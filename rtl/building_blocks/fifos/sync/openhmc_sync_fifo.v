==> flow/design.v <==
`default_nettype none
module openhmc_sync_fifo #(
        parameter DATASIZE                  = 8,
        parameter ADDRSIZE                  = 8
    ) (
        input wire                  clk,
        input wire                  res_n,
        input wire [DATASIZE-1:0]   d_in,
        input wire                  shift_in,
        input wire                  shift_out,
        output wire [DATASIZE-1:0]  d_out,
        output wire                 empty
    );
wire si, so;     
reg full_r1, full_r2;
wire full_1, full_2, full_3;
reg full_m2, full_m1;
reg [DATASIZE-1:0] d_out_r1, d_out_r2;
wire [DATASIZE-1:0] d_out_m2, d_out_2, d_out_3;
wire mux_rm_2;
reg [ADDRSIZE -1:0] ra_m, wa_m;  
reg [ADDRSIZE -1:0] ra, wa;  
wire wen, ren;
wire m_empty;
assign full_1 = full_r1 || full_m1 || (full_m2 && full_r2);
assign full_2 = full_r2 || full_m2;
always @ (posedge clk or negedge res_n) begin
    if (!res_n) begin
        d_out_r1 <= {DATASIZE {1'b0}};
        d_out_r2 <= {DATASIZE {1'b0}};
        full_r1 <= 1'b0;
        full_r2 <= 1'b0;
    end else begin
        if ((full_2 && !full_1 && si && !so) ||          
            (full_1 && m_empty && si && so)) begin       
            d_out_r1 <= d_in;
            full_r1 <= 1'b1;
        end
        if (full_r1 && so && (!si || !m_empty)) begin    
            full_r1 <= 1'b0;
        end
        if (full_3 && ((!full_2 && si && !so) ||         
                (full_2 && !full_1 && si && so))) begin  
            d_out_r2 <= d_in;
            full_r2 <= 1'b1;
        end
        if (full_r1 && so) begin                         
            d_out_r2 <= d_out_r1;
            full_r2 <= 1'b1;
        end
        if (full_m2 && ((!full_r2 && !so) ||             
                        (full_r2 && so))) begin
            d_out_r2 <= d_out_m2;
            full_r2 <= 1'b1;
        end
        if (full_r2 &&
                ((!full_r1 && !full_m2 && so && !si) ||  
                (full_m1 && si && so))) begin            
            full_r2 <= 1'b0;
        end
    end
end
    assign d_out = d_out_3;
    assign empty = !full_3;  
    assign si = shift_in;
    assign so = shift_out;
    wire [ADDRSIZE:0] fifo_ram_count = wa_m - ra_m;
    assign mux_rm_2 = full_r2;           
    assign d_out_2 = mux_rm_2 ? d_out_r2 : d_out_m2;     
    assign wen = si && !so && full_1     
                || si && !m_empty;   
    assign ren = so && !m_empty;
    assign m_empty = (wa_m == ra_m);
    always @ (posedge clk or negedge res_n) begin
        if (!res_n) begin
            full_m1 <= 1'b0;
            full_m2 <= 1'b0;
        end else begin
            full_m1 <= ren;  
            full_m2 <= full_m1
                    || full_m2 && !so && full_r2;        
        end
    end
    always @(*) begin
        wa = wa_m + 1'b1;  
        ra = ra_m + 1'b1;
    end
    always @ (posedge clk or negedge res_n) begin
        if (!res_n) begin
            wa_m <= {ADDRSIZE {1'b0}};
            ra_m <= {ADDRSIZE {1'b0}};
        end else begin
            if (wen) begin
                wa_m <= wa;  
            end
            if (ren) begin
                ra_m <= ra;
            end
        end
    end
openhmc_sync_fifo_reg_stage #(.DWIDTH(DATASIZE))
    sync_fifo_reg_stage_3_I (
        .clk(clk),
        .res_n(res_n),
        .d_in(d_in),
        .d_in_p(d_out_2),
        .p_full(full_2),
        .n_full(1'b1),
        .si(si),
        .so(so),
        .full(full_3),
        .d_out(d_out_3)
    );
openhmc_ram #(
    .DATASIZE(DATASIZE),     
    .ADDRSIZE(ADDRSIZE),     
    .PIPELINED(1)
    )
    ram(
        .clk(clk),
        .wen(wen),
        .wdata(d_in),
        .waddr(wa),
        .ren(ren),
        .raddr(ra),
        .rdata(d_out_m2)
        );
endmodule
`default_nettype wire
`default_nettype none
module openhmc_sync_fifo_reg_stage #(parameter DWIDTH = 8)(
    input wire clk,
    input wire res_n,
    input wire [DWIDTH-1:0] d_in,
    input wire [DWIDTH-1:0] d_in_p,
    input wire p_full,   
    input wire n_full,   
    input wire si,
    input wire so,
    output reg full,     
    output reg [DWIDTH-1:0] d_out
);
wire en, muxi;
assign en = (si & so & full)                 
            | (si & ~so & ~full && n_full)   
            | (~si & so & p_full);           
assign muxi = (si & ~so) | (si & so & ~p_full & full);
always @ (posedge clk or negedge res_n) begin
    if (!res_n) begin
        full <= 1'b0;
        d_out <= {DWIDTH{1'b0}};
    end else begin
        if (en) begin
            if (muxi) begin
                d_out <= d_in;       
            end else begin
                d_out <= d_in_p;     
            end
        end
        full <= (full & si)              
                | (full & ~si & ~so)     
                | (~si & so & p_full)    
                | (si & ~so & n_full);   
    end
end
endmodule
`default_nettype wire
`default_nettype none
module openhmc_ram #(
        parameter DATASIZE  = 78,    
        parameter ADDRSIZE  = 9,     
        parameter PIPELINED = 0     
    ) (
        input wire                  clk,
        input wire                  wen,
        input wire [DATASIZE-1:0]   wdata,
        input wire [ADDRSIZE-1:0]   waddr,
        input wire                  ren,
        input wire [ADDRSIZE-1:0]   raddr,
        output wire [DATASIZE-1:0]  rdata
    );
    wire [DATASIZE-1:0] rdata_ram;
    generate
        if (PIPELINED == 0)
        begin
            assign rdata    = rdata_ram;
        end
        else
        begin
            reg [DATASIZE-1:0]  rdata_dly;
            reg                 ren_dly;
            assign rdata    = rdata_dly;
            always @(posedge clk)
            begin
                ren_dly         <= ren;
                if (ren_dly)
                    rdata_dly   <= rdata_ram;
            end
        end
    endgenerate
    reg [DATASIZE-1:0]  MEM [0:(2**ADDRSIZE)-1];
    reg [DATASIZE-1:0]  data_out;
    assign rdata_ram = data_out;
    always @(posedge clk)
    begin
        if (wen)
            MEM[waddr]  <= wdata;
    end
    always @(posedge clk)
    begin
        if (ren)
            data_out    <= MEM[raddr];
    end
endmodule
`default_nettype wire
; Step by step through the tools: openhmc_sync_fifo
; The steps from the RTL of openhmc_sync_fifo to its reports follow in flow order.
; Line numbers count from 1 in the design file above.
; Not given: --
[inputs]
top = openhmc_sync_fifo
clock_port = clk
library = sky130hd
lib_corner = tt_025C_1v80

; Elaborated design
; Counts by Yosys on the flattened word-level netlist (proc, flatten, opt, wreduce; memories kept). Print and check cells are left out. Cells with the same type and inputs are merged into one.
; Yosys's memory passes give these memory sizes; they may raise the number of words (mostly to a power of two), join words into wider ones and drop unused or constant bits.
[op_classes]
equal = 1
n_addsub = 2
reduce_and_logical = 50
muxes = 14
bitwise = 21
[op_table]
columns = cell, n
row1 = 2-to-1 mux 8 bit, 7
row2 = logical AND 1 bit, 28
row3 = adder 8 x 1 -> 8 bit (second input constant), 2
row4 = AND 1 bit, 11
row5 = logical OR 1 bit, 10
row6 = zero test 1 bit, 9
row7 = equality test 8 bit, 1
row8 = 2-to-1 mux 1 bit, 7
row9 = OR 1 bit, 6
row10 = NOT 1 bit, 4
row11 = nonzero test 4 bit, 1
row12 = nonzero test 3 bit, 1
row13 = nonzero test 2 bit, 1
[word_totals]
mem_count = 1
ff_bits = 54
mem_bits_rw = 2048
out_inout_bits = 9
clocked_rd_ports_x_width = 8
[mem_list]
columns = name, size, width, rd, write_ports, line_no
row1 = ram.MEM, 256, 8, 1, 1, 201  ; reg [DATASIZE-1:0]  MEM [0:(2**ADDRSIZE)-1];

; Longest topological paths
; Longest topological path by Yosys (ltp), each cell counted once; first at word level (registers and memories cut), then after technology mapping (sequential cells cut; the memories' decode and read muxes count).
[logic_depth]
depth_word = 12
abc_area = 0
mapped_depth = 11
ltp_nobuf = 8

; After synthesis
; Yosys stat after the flow's synthesis: flattened, memories mapped to cells. It holds for the ABC_AREA given above (unset counts as 0); a run with the other value may have another netlist.
[by_type]
columns = type, n, area_total_um2
row1 = sky130_fd_sc_hd__edfxtp_1, 2064, 6.2E+04
row2 = sky130_fd_sc_hd__mux4_2, 512, 1.15E+04
row3 = sky130_fd_sc_hd__nand2_1, 491, 1.84E+03
row4 = sky130_fd_sc_hd__dfrtp_1, 45, 1126.08
row5 = sky130_fd_sc_hd__nor2_1, 294, 1.1E+03
row6 = sky130_fd_sc_hd__nand3_1, 167, 835.802
row7 = sky130_fd_sc_hd__mux2i_1, 64, 640.614
row8 = sky130_fd_sc_hd__a22oi_1, 73, 548.026
row9 = sky130_fd_sc_hd__clkbuf_1, 140, 525.504
row10 = sky130_fd_sc_hd__buf_2, 84, 420.403
row11 = sky130_fd_sc_hd__mux2_2, 24, 270.259
row12 = sky130_fd_sc_hd__o221ai_1, 24, 210.202
row13 = sky130_fd_sc_hd__xor2_1, 21, 183.926
row14 = sky130_fd_sc_hd__a221oi_1, 16, 140.134
row15 = sky130_fd_sc_hd__a32oi_1, 16, 140.134
row16 = sky130_fd_sc_hd__xnor2_1, 16, 140.134
row17 = sky130_fd_sc_hd__o22ai_1, 16, 100.096
row18 = sky130_fd_sc_hd__a21oi_1, 16, 80.077
; Not listed: further types 23, cells in them 78.
[mapped]
seqArea_um2 = 63125.5
cells = 4161
synth_area_um2 = 82336.5
ff_cells = 2110
; By module: a second synthesis without flattening, with its own total; a netlist apart from the flattened one above.
[hier_totals]
cells_unflattened = 3991
hier_area_um2 = 82643.0
; Rows give one instance, submodules left out.
[by_module]
columns = module, instances, area_um2, n_cells
row1 = openhmc_ram, 1, 79896.6, 3742
row2 = openhmc_sync_fifo, 1, 2192.1, 191
row3 = openhmc_sync_fifo_reg_stage (DWIDTH=8), 1, 554.3, 58

; Path before layout
; OpenSTA on the mapped netlist: ideal clock, no wires. The path of least setup slack (recovery checks aside). Input and output delay are each 20% of the period. Register names are those of the netlist, which keeps one name where synthesis merged equal registers.
[synth_path]
path_type = reg2reg
startpoint = register ra_m[1]
endpoint = register ram.data_out[5]
setup_ps = 275
required_ps = 2855
t_first_pin_ps = 0
t_arrival_ps = 2523
period_ps = 3130
path_slack_ps = 332
path_stages = 12
path_delay_ps = 2798
synth_period_reached_ps = 2798
; "path_delay_ps" is the arrival time less input delay plus setup time.
; "path_stages" counts driving pins, that of a launching flip-flop among them; a cell with two outputs on the path counts twice.
; "synth_period_reached_ps" is the clock period less the worst setup slack; recovery checks do not enter. This is arithmetic on one report: input and output delays are still those of the set period (20% each).
[synth_between]
cell_sequence = sky130_fd_sc_hd__dfrtp_1 -> sky130_fd_sc_hd__ha_1 -> sky130_fd_sc_hd__buf_2 -> sky130_fd_sc_hd__clkbuf_1 -> sky130_fd_sc_hd__buf_1 -> sky130_fd_sc_hd__mux4_2 -> sky130_fd_sc_hd__nand2_1 -> sky130_fd_sc_hd__nand3_1 -> sky130_fd_sc_hd__a32oi_1 -> sky130_fd_sc_hd__o221ai_1 -> sky130_fd_sc_hd__a22oi_1 -> sky130_fd_sc_hd__o221ai_1
cone_cells = 4
classes_between = add/sub (1); eq/ne (1); reduce/logical (2)
[synth_lines]
columns = element, line_no
row1 = start: declaration, 21  ; reg [ADDRSIZE -1:0] ra_m, wa_m;
row2 = start: assignment, 91  ; ra_m <= {ADDRSIZE {1'b0}};
row3 = start: assignment, 97  ; ra_m <= ra;
row4 = end: declaration, 202  ; reg [DATASIZE-1:0]  data_out;
; Chain of elaborated cells between the ends: none given.
; Some nets on the timed path still bear RTL names; the line given drives or declares the net.
[synth_named_nets]
columns = net, line_no
row1 = ra[1], 86  ; ra = ra_m + 1'b1;

; Path in the finished layout
; From the final timing report of run 1: the path of least setup slack in the routed layout; clock arrival at registers is part of the times.
; The report prints the path's times to 10 ps; the period is as set.
[layout_path]
path_type = reg2reg
startpoint = register ra_m[2]
endpoint = register ram.data_out[4]
required_ps = 5410
setup_ps = 330
t_arrival_ps = 4540
path_slack_ps = 870
path_stages = 10
t_first_pin_ps = 820
period_ps = 4910
; Between the ends stands the longest chain of elaborated cells between them, by number of cells; it is not shown to be the way that was timed. Of several equally long chains one is given.
; Each line given opens the expression or statement behind the cell; cells for indexed reads and writes are added by Yosys, which also makes memories of some case tables.
[layout_between]
cell_sequence = sky130_fd_sc_hd__dfrtp_1 -> sky130_fd_sc_hd__buf_4 -> sky130_fd_sc_hd__and3_1 -> sky130_fd_sc_hd__xnor2_4 -> sky130_fd_sc_hd__nor2_1 -> sky130_fd_sc_hd__clkbuf_1 -> sky130_fd_sc_hd__a22oi_1 -> sky130_fd_sc_hd__nand2_1 -> sky130_fd_sc_hd__a221oi_2 -> sky130_fd_sc_hd__o221ai_1
elab_chain_len = 3
cone_cells = 4
classes_between = add/sub (1); eq/ne (1); reduce/logical (2)
[layout_lines]
columns = element, line_no
row1 = start: declaration, 21  ; reg [ADDRSIZE -1:0] ra_m, wa_m;
row2 = start: assignment, 91  ; ra_m <= {ADDRSIZE {1'b0}};
row3 = start: assignment, 97  ; ra_m <= ra;
row4 = equality test 8 bit, 73  ; assign m_empty = (wa_m == ra_m);
row5 = zero test 1 bit, 72  ; assign ren = so && !m_empty;
row6 = logical AND 1 bit, 72
row7 = end: declaration, 202  ; reg [DATASIZE-1:0]  data_out;

; Stored flow runs of openhmc_sync_fifo (2 of them; Yosys, OpenROAD, sky130hd). They differ in their settings and are not a sequence. Constraints: input delay and output delay 20% of the set period each, output load 0.01 pF.
; "timing.achieved_period_ps" = clock period - worst setup slack. The figure is calculated, with input and output delays left at 20% of the set period.
; "worst_path_allowed_less_slack_ps" means the part of the period allowed to the worst setup path (the constraints hold back 20% at inputs and 20% at outputs) less its slack; where the path has registers, the arrival times of their clocks count too.
; "power_total_mw": no workload was simulated; the value follows from the tool's default switching activity.
; "worst_path_allowed_less_slack_ps" is given in steps of 10 ps.

[run 1: settings]
period_ns = 4.91
CORE_UTILIZATION = 29
SETUP_SLACK_MARGIN = 0.92
PLACE_DENSITY_LB_ADDON = 0.16
HOLD_SLACK_MARGIN = 0.23
CORE_MARGIN = 8
CELL_PAD_IN_SITES_DETAIL_PLACEMENT = 1
TNS_END_PERCENT = 95
GPL_TIMING_DRIVEN = 0
CTS_CLUSTER_DIAMETER = 369
MIN_ROUTING_LAYER = met1
MAX_ROUTING_LAYER = met4
CAP_MARGIN = 20
SLEW_MARGIN = 20
[run 1: results]
synth_chip_area_um2 = 82336.5
power_total_mw = 63.087
die_area_um2 = 301225.0
stdcell_area_um2 = 96373.7
fin_ws_ps = 869
worst_path_allowed_less_slack_ps = 4040
worst_path_kind = reg2reg
tns_ps = 0
timing.achieved_period_ps = 4041
util_pct = 34.1

[run 2: settings]
period_ns = 4.45
CORE_UTILIZATION = 71
SETUP_SLACK_MARGIN = 0.4
PLACE_DENSITY_LB_ADDON = 0.3
TNS_END_PERCENT = 85
GPL_TIMING_DRIVEN = 0
GPL_ROUTABILITY_DRIVEN = 0
CTS_CLUSTER_SIZE = 16
SLEW_MARGIN = 30
CAP_MARGIN = 20
CORE_MARGIN = 2
[run 2: results]
synth_chip_area_um2 = 82336.5
power_total_mw = 66.853
die_area_um2 = 118708.0
stdcell_area_um2 = 91625.4
fin_ws_ps = 56
worst_path_allowed_less_slack_ps = 4390
worst_path_kind = reg2reg
tns_ps = 0
timing.achieved_period_ps = 4394
util_pct = 79.9
