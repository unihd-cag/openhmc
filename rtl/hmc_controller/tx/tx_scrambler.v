==> flow/design.v <==
`default_nettype none
module tx_run_length_limiter #(
    parameter LANE_WIDTH  =64,
    parameter GRANULARITY =4,
    parameter RUN_LIMIT   =85
)
(
    input wire              clk,
    input wire              res_n,
    input wire              enable,
    input wire [LANE_WIDTH-1:0] data_in,
    output reg [LANE_WIDTH-1:0] data_out,
    output reg              rf_bit_flip
);
localparam NUM_CHUNKS   = (LANE_WIDTH + GRANULARITY-1)/(GRANULARITY);
localparam REM_BITS     = LANE_WIDTH - (GRANULARITY * (LANE_WIDTH/GRANULARITY));
localparam COUNT_BITS   = 8;
wire [NUM_CHUNKS-1:0] no_flip;
wire [NUM_CHUNKS-1:0] still_counting_top;
wire [NUM_CHUNKS-1:0] still_counting_bottom;
wire [COUNT_BITS-1:0] count_top;
wire [COUNT_BITS-1:0] count_top_part    [NUM_CHUNKS-1:0];
wire [COUNT_BITS-1:0] count_bottom;
wire [COUNT_BITS-1:0] count_bottom_part [NUM_CHUNKS-1:0];
wire bit_flip;
reg [COUNT_BITS-1:0] count_bottom_d1;
reg                  no_flip_bottom_d1;
reg                  data_in_bottom_d1;
genvar chunk;
genvar chunkT;
genvar chunkB;
generate
    assign no_flip[0] = &( {data_in[GRANULARITY-1:0],data_in_bottom_d1}) ||
                        &(~{data_in[GRANULARITY-1:0],data_in_bottom_d1});
    for(chunk=1; chunk<NUM_CHUNKS-1; chunk=chunk+1) begin : no_flip_gen
        assign no_flip[chunk]    =  &( data_in[(chunk+1)*(GRANULARITY)-1:chunk*(GRANULARITY)-1]) ||
                                    &(~data_in[(chunk+1)*(GRANULARITY)-1:chunk*(GRANULARITY)-1]);
    end
    assign no_flip[NUM_CHUNKS-1] =  &( data_in[LANE_WIDTH-1:(NUM_CHUNKS-1)*(GRANULARITY)-1]) ||
                                    &(~data_in[LANE_WIDTH-1:(NUM_CHUNKS-1)*(GRANULARITY)-1]);
    assign still_counting_top[0] = no_flip[0];
    assign count_top_part[0]     = (no_flip[0] ? GRANULARITY : 0);
    for(chunkT=1; chunkT<NUM_CHUNKS; chunkT=chunkT+1) begin : count_top_gen
        assign still_counting_top[chunkT]   = still_counting_top[chunkT-1] && no_flip[chunkT];
        assign count_top_part[chunkT]       = (still_counting_top[chunkT] ? GRANULARITY : 0) + count_top_part[chunkT-1];
    end
    assign count_top = (still_counting_top[NUM_CHUNKS-1] ? LANE_WIDTH :              
                        count_top_part[NUM_CHUNKS-2]) +                      
                        (no_flip[0] ? (count_bottom_d1 == 0 ? 1 : count_bottom_d1) : 0);  
    assign still_counting_bottom[0] = no_flip[NUM_CHUNKS-1];
    assign count_bottom_part[0]     = 0;
    for(chunkB=1; chunkB<NUM_CHUNKS; chunkB=chunkB+1) begin : count_bottom_gen
        assign still_counting_bottom[chunkB] = still_counting_bottom[chunkB-1] && no_flip[NUM_CHUNKS-1-chunkB];
        assign count_bottom_part[chunkB]     = (still_counting_bottom[chunkB] ? GRANULARITY : 0) + count_bottom_part[chunkB-1];
    end
    assign count_bottom = still_counting_bottom[NUM_CHUNKS-1] ? LANE_WIDTH + (count_bottom_d1 == 0 ? 1 : count_bottom_d1) :  
                          count_bottom_part[NUM_CHUNKS-2] +                                      
                          (no_flip[NUM_CHUNKS-1] ? (REM_BITS ? REM_BITS : GRANULARITY) + 1 : 0);     
endgenerate
assign bit_flip = count_top > (RUN_LIMIT - (GRANULARITY-1) - (REM_BITS ? REM_BITS-1 : GRANULARITY-1));
always @(posedge clk)  begin 
    begin
        if (enable && bit_flip) begin
            data_out    <= {data_in[LANE_WIDTH-1:1], ~data_in[0]};
        end else begin
            data_out    <= data_in;
        end
    end
    if (!res_n) begin
        count_bottom_d1   <= { COUNT_BITS {1'b0}};
        no_flip_bottom_d1 <= 1'b0;
        data_in_bottom_d1 <= 1'b0;
        rf_bit_flip       <= 1'b0;
    end else begin
        count_bottom_d1   <= count_bottom;
        no_flip_bottom_d1 <= no_flip[NUM_CHUNKS-1];
        data_in_bottom_d1 <= data_in[LANE_WIDTH-1];
        if (enable && bit_flip) begin
            rf_bit_flip <= bit_flip;
        end
    end
end
endmodule
`default_nettype none
module tx_scrambler #(
    parameter LANE_WIDTH        = 16,
    parameter HMC_RX_AC_COUPLED = 1
)
(
    input wire              clk,
    input wire              res_n,
    input wire              disable_scrambler,
    input wire [14:0]       seed,  
    input wire [LANE_WIDTH-1:0] data_in,
    output reg [LANE_WIDTH-1:0] data_out,
    input wire              rf_run_length_enable,
    output wire             rf_run_length_bit_flip
);
wire [LANE_WIDTH-1:0]   data_out_tmp;
wire [LANE_WIDTH-1:0]   run_length_d_out;
reg  [14:0]             lfsr;  
wire [14:0]             lfsr_steps [LANE_WIDTH-1:0];  
always @(posedge clk)  begin 
    begin
        data_out <= run_length_d_out;
    end
    if(!res_n) lfsr <= seed;
    else       lfsr <= disable_scrambler ? {15{1'b0}} : lfsr_steps[LANE_WIDTH-1];
end
genvar j;
generate
    assign data_out_tmp [0] = data_in[0] ^ lfsr[0];  
    assign lfsr_steps[0]    = { (lfsr[1] ^ lfsr[0]) , lfsr[14:1] };  
    for(j = 1; j < LANE_WIDTH; j = j + 1) begin : scrambler_gen
        assign data_out_tmp[j] = data_in[j] ^ lfsr_steps[j-1][0];
        assign lfsr_steps[j]   = { (lfsr_steps[j-1][1] ^ lfsr_steps[j-1][0]) , lfsr_steps[j-1][14:1] };
    end
endgenerate
generate
    if(HMC_RX_AC_COUPLED==1) begin
        tx_run_length_limiter #(
            .LANE_WIDTH(LANE_WIDTH)
        )
        run_length_limiter_I
        (
            .clk(clk),
            .res_n(res_n),
            .enable(rf_run_length_enable),
            .data_in(data_out_tmp),
            .data_out(run_length_d_out),
            .rf_bit_flip(rf_run_length_bit_flip)
        );
    end else begin
        assign rf_run_length_bit_flip = 1'b0;
        assign run_length_d_out = data_out_tmp;
    end
endgenerate
endmodule
`default_nettype wire
Reports on tx_scrambler. The steps from the RTL of tx_scrambler to its reports follow in flow order. Lines are those of the file above, counted from 1. Library cell names are shortened. The mark - stands for no value.

Top module: tx_scrambler. Clock port: clk. Cell library: sky130hd. Corner: tt_025C_1v80.

Elaborated design. Source: Yosys, flattened and elaborated. Widths are those after wreduce; folded enables and synchronous resets count as part of the registers. Registers that Yosys merges into a memory's read port (data or address) are not register bits. Print and check cells do not count. Equal cells are merged and count once.

The entry for register bits after elaboration reads 57. Input bits: 35. The entry for cells after elaboration reads 83.

Under add/subtract/negate cells stands 6. The entry for magnitude comparators reads 1. The figure for mux-type cells is 13. Bitwise logic cells: 37. Under reduce/logical cells stands 20.

Operator list (count): AND reduction 5 bit (8); adder 8 bit (5); XOR 1 bit (32); 2-to-1 mux 8 bit (4); 2-to-1 mux 15 bit (2); inverter 5 bit (4); 2-to-1 mux 3 bit (6); adder 5 x 8 -> 8 bit (first input constant) (1); > comparator 8 x 7 -> 1 bit (second input constant) (1); logical NOT 8 bit (1); logical AND 1 bit (7); logical OR 1 bit (4); inverter 1 bit (1); 2-to-1 mux 1 bit (1).

Depth. Depth = most cells in a row (Yosys ltp): at word level without a register or memory, in the mapped netlist without a sequential cell, where the memories' decode and read muxes count.

For word-level depth the number is 13. The figure for ABC_AREA is 0. The figure for depth in mapped cells is 15.

Synthesis result. Source: synth_stat.txt of the flow (Yosys; design flattened, memories mapped). It holds for the ABC_AREA given above (unset counts as 0); a run with the other value may have another netlist.

Cells by type: dfxtp_1 (count 57, total area 1.14E+03 um^2); xor2_1 (count 18, total area 157.651 um^2); xnor2_1 (count 16, total area 140.134 um^2); o22ai_1 (count 15, total area 93.84 um^2); inv_1 (count 22, total area 82.579 um^2); ha_1 (count 6, total area 75.072 um^2); mux2i_1 (count 4, total area 40.038 um^2); nand4_1 (count 6, total area 37.536 um^2); or4_1 (count 5, total area 37.536 um^2); and2_1 (count 4, total area 25.024 um^2); o41a_1 (count 2, total area 22.522 um^2); fa_1 (count 1, total area 20.019 um^2); nor3_1 (count 4, total area 20.019 um^2); nand2_1 (count 5, total area 18.768 um^2); xor2_2 (count 1, total area 16.266 um^2); mux2_4 (count 1, total area 15.014 um^2); nand3_1 (count 3, total area 15.014 um^2); nand3b_1 (count 2, total area 15.014 um^2).

Not listed: further types 19, cells in them 23.

Under cell count stands 195. The entry for synthesis area reads 2134.5 um^2. Sequential area: 1141.1 um^2. Mapped flip-flops: 57. The entry for buffer cells reads 4.

The figures by module come from a second, unflattened synthesis with its own total; it is not the netlist above.

Under cell total of the unflattened synthesis stands 194. The entry for area (unflattened synthesis) reads 2130.8 um^2.

Each row is one instance without its submodules.

Modules: tx_scrambler (instances 1, cells 97, area 1097.3 um^2, seq. area 620.6 um^2); tx_run_length_limiter #(LANE_WIDTH=16) (instances 1, cells 97, area 1033.5 um^2, seq. area 520.5 um^2).

Path before layout. Source: OpenSTA report_checks on the synthesized netlist (no wires, ideal clock, input and output delay 20% of the period each), path of least setup slack; recovery checks are left aside. Register names are those of the netlist, which keeps one name where synthesis merged equal registers.

Path type: input to register. From: in data_in[3]. To: reg genblk2.run_length_limiter_I.rf_bit_flip. Under clock period stands 5.68 ns. The figure for arrival time is 4.483 ns. For setup slack the number is 1.083 ns. For path delay the number is 3.462 ns. The entry for driving pins on the path reads 14. The figure for buffers on the path is 0. The figure for synthesis period reached is 4.597 ns.

"path delay" is the arrival time less input delay plus setup time. "driving pins on the path": output pins that drive a net of the path, with the launching flip-flop's if there is one; two outputs of one cell count as two. "synthesis period reached" is the clock period less the worst setup slack; recovery checks do not enter. This is arithmetic on one report: input and output delays are still those of the set period (20% each). Between the ends stands the longest chain of elaborated cells between them, by number of cells; it is not shown to be the way that was timed. Of several equally long chains one is given. A line is the first line of the expression or statement that the cell stems from. Yosys adds cells for indexed reads and writes and turns some case tables into memories.

Cells stage by stage: xor2_1 -> or4_1 -> mux2i_1 -> nand3_1 -> inv_1 -> ha_1 -> and2_1 -> ha_1 -> fa_1 -> o41a_1 -> o41a_1 -> a311oi_1 -> nor4b_2 -> o21a_1. Cells in the longest elaborated chain: 12. For elaborated cells between the ends (all ways) the number is 22. Classes of those cells: 3 x add/sub; 1 x compare; 5 x mux; 3 x logic; 10 x reduce/logical.

RTL lines, path post-synthesis: from (decl) (line 94) `input wire [LANE_WIDTH-1:0] data_in,`; XOR 1 bit (line 115) `assign data_out_tmp[j] = data_in[j] ^ lfsr_steps[j-1][0];`; inverter 5 bit (line 34) `&(~{data_in[GRANULARITY-1:0],data_in_bottom_d1});`; AND reduction 5 bit (line 34); logical OR 1 bit (line 33) `assign no_flip[0] = &( {data_in[GRANULARITY-1:0],data_in_bottom_d1}) ||`; logical AND 1 bit (line 44) `assign still_counting_top[chunkT]   = still_counting_top[chunkT-1] && no_flip[chunkT];`; 2-to-1 mux 3 bit (line 45) `assign count_top_part[chunkT]       = (still_counting_top[chunkT] ? GRANULARITY : 0) + count_top_part[chunkT-1 ...`; adder 8 bit x2 (line 45); 2-to-1 mux 8 bit (line 47) `assign count_top = (still_counting_top[NUM_CHUNKS-1] ? LANE_WIDTH :`; adder 8 bit (line 47); > comparator 8 x 7 -> 1 bit (line 60) `assign bit_flip = count_top > (RUN_LIMIT - (GRANULARITY-1) - (REM_BITS ? REM_BITS-1 : GRANULARITY-1));`; logical AND 1 bit (line 78) `if (enable && bit_flip) begin`; to (assign) (line 73) `rf_bit_flip       <= 1'b0;`; to (assign) (line 79) `rf_bit_flip <= bit_flip;`; to (decl) (line 13) `output reg              rf_bit_flip`.

Path in the finished layout. From the final timing report of flow run A: the path of least setup slack in the routed layout; clock arrival at registers is part of the times.

Path type: input to register. From: in data_in[2]. To: reg genblk2.run_length_limiter_I.data_out[0]. Under clock period stands 3.72 ns. The figure for arrival time is 4.00 ns. For setup slack the number is -0.09 ns. The entry for driving pins on the path reads 15. The figure for buffers on the path is 3.

Between the ends stands the longest chain of elaborated cells between them, by number of cells; it is not shown to be the way that was timed. Of several equally long chains one is given.

Cells stage by stage: clkdlybuf4s15_1 -> xor2_2 -> or4_4 -> mux2i_4 -> buf_4 -> nand4_1 -> and2_4 -> ha_4 -> fa_2 -> buf_4 -> o41a_1 -> o41a_1 -> a311oi_2 -> nor4b_2 -> xor2_1. Cells in the longest elaborated chain: 13. For elaborated cells between the ends (all ways) the number is 19. Classes of those cells: 3 x add/sub; 1 x compare; 6 x mux; 2 x logic; 7 x reduce/logical.

RTL lines, path post-layout: from (decl) (line 94) `input wire [LANE_WIDTH-1:0] data_in,`; XOR 1 bit (line 115) `assign data_out_tmp[j] = data_in[j] ^ lfsr_steps[j-1][0];`; inverter 5 bit (line 34) `&(~{data_in[GRANULARITY-1:0],data_in_bottom_d1});`; AND reduction 5 bit (line 34); logical OR 1 bit (line 33) `assign no_flip[0] = &( {data_in[GRANULARITY-1:0],data_in_bottom_d1}) ||`; logical AND 1 bit (line 44) `assign still_counting_top[chunkT]   = still_counting_top[chunkT-1] && no_flip[chunkT];`; 2-to-1 mux 3 bit (line 45) `assign count_top_part[chunkT]       = (still_counting_top[chunkT] ? GRANULARITY : 0) + count_top_part[chunkT-1 ...`; adder 8 bit x2 (line 45); 2-to-1 mux 8 bit (line 47) `assign count_top = (still_counting_top[NUM_CHUNKS-1] ? LANE_WIDTH :`; adder 8 bit (line 47); > comparator 8 x 7 -> 1 bit (line 60) `assign bit_flip = count_top > (RUN_LIMIT - (GRANULARITY-1) - (REM_BITS ? REM_BITS-1 : GRANULARITY-1));`; logical AND 1 bit (line 63) `if (enable && bit_flip) begin`; 2-to-1 mux 1 bit (line 63); to (assign) (line 64) `data_out    <= {data_in[LANE_WIDTH-1:1], ~data_in[0]};`; to (assign) (line 66) `data_out    <= data_in;`; to (decl) (line 12) `output reg [LANE_WIDTH-1:0] data_out,`.

Some nets on the timed path still bear RTL names; the line given drives or declares the net.

Nets with RTL names, path post-layout (line): data_out_tmp[2] (115).

2 stored runs of tx_scrambler in the flow (synthesis by Yosys, layout by OpenROAD, sky130hd cells), in arbitrary order. Constraints: input delay and output delay 20% of the set period each, output load 0.01 pF. "clock period reached" means the clock period less the worst setup slack. The figure is calculated, with input and output delays left at 20% of the set period. "allowed time less slack (worst setup path)" means the part of the period allowed to the worst setup path (the constraints hold back 20% at inputs and 20% at outputs) less its slack; where the path has registers, the arrival times of their clocks count too. "total power of the final layout" rests on the timing tool's default activity at the inputs, not on a simulated workload.

Files of flow run A:
==> flow/run.sh <==
#!/bin/bash
# the make line also repeats the synthesis and layout settings of config.mk as NAME=value (left out here)
make -C /OpenROAD-flow-scripts/flow DESIGN_CONFIG=/design/flow/config.mk WORK_HOME=/design/flow/orfs CLKGATE_MAP_FILE= finish
==> flow/config.mk <==
export PLATFORM = sky130hd
export DESIGN_NAME = tx_scrambler
export DESIGN_NICKNAME = tx_scrambler
export VERILOG_FILES = /design/flow/design.v
export SDC_FILE = /design/flow/constraint.sdc
export NUM_CORES = 4
export LEC_CHECK = 0
export CAP_MARGIN = 10
export CORE_ASPECT_RATIO = 0.9
export CORE_MARGIN = 2
export CORE_UTILIZATION = 52
export CTS_CLUSTER_SIZE = 13
export GPL_ROUTABILITY_DRIVEN = 0
export GPL_TIMING_DRIVEN = 0
export SETUP_SLACK_MARGIN = 0.02
export SLEW_MARGIN = 20
export TNS_END_PERCENT = 90
==> flow/constraint.sdc <==
create_clock -name core_clock -period 3.72 [get_ports {clk}]
set_input_delay 0.7440 -clock core_clock [delete_from_list [all_inputs] [get_ports {clk}]]
set_output_delay 0.7440 -clock core_clock [all_outputs]
set_load 0.01 [all_outputs]

Results of flow run A. The area of the standard cells in the finished layout reads 3,378.2 um^2. The smallest hold slack stands at 0.327 ns. For the clock period reached the run shows 3.808 ns. The measured Yosys chip area after synthesis is 2,134.5 um^2. The smallest setup slack reads -0.088 ns. The allowed time less slack (worst setup path) stands at 3.06 ns. Critical path kind: input to register. The total negative slack comes to -0.147 ns. The total power of the final layout comes to 1.689 mW. The final utilization stands at 84.1%. The area of the die stands at 4,634.0 um^2.

Files of flow run B:
==> flow/run.sh <==
#!/bin/bash
# the make line also repeats the synthesis and layout settings of config.mk as NAME=value (left out here)
make -C /OpenROAD-flow-scripts/flow DESIGN_CONFIG=/design/flow/config.mk WORK_HOME=/design/flow/orfs CLKGATE_MAP_FILE= finish
==> flow/config.mk <==
export PLATFORM = sky130hd
export DESIGN_NAME = tx_scrambler
export DESIGN_NICKNAME = tx_scrambler
export VERILOG_FILES = /design/flow/design.v
export SDC_FILE = /design/flow/constraint.sdc
export NUM_CORES = 4
export LEC_CHECK = 0
export CAP_MARGIN = 40
export CELL_PAD_IN_SITES_DETAIL_PLACEMENT = 1
export CORE_MARGIN = 2
export CORE_UTILIZATION = 24
export GPL_ROUTABILITY_DRIVEN = 1
export GPL_TIMING_DRIVEN = 1
export MAX_ROUTING_LAYER = met4
export PLACE_DENSITY_LB_ADDON = 0.24
export SLEW_MARGIN = 0
export TNS_END_PERCENT = 25
==> flow/constraint.sdc <==
create_clock -name core_clock -period 7.38 [get_ports {clk}]
set_input_delay 1.4760 -clock core_clock [delete_from_list [all_inputs] [get_ports {clk}]]
set_output_delay 1.4760 -clock core_clock [all_outputs]
set_load 0.01 [all_outputs]

Results of flow run B. The total negative slack comes to 0.000 ns. The final utilization stands at 34.4%. The area of the standard cells in the finished layout reads 2,986.6 um^2. The allowed time less slack (worst setup path) stands at 4.00 ns. Critical path kind: input to register. The total power of the final layout comes to 0.8091 mW. The area of the die stands at 9,663.9 um^2. The measured Yosys chip area after synthesis is 2,134.5 um^2. The smallest hold slack stands at 0.327 ns. For the clock period reached the run shows 5.477 ns. The smallest setup slack reads 1.903 ns.
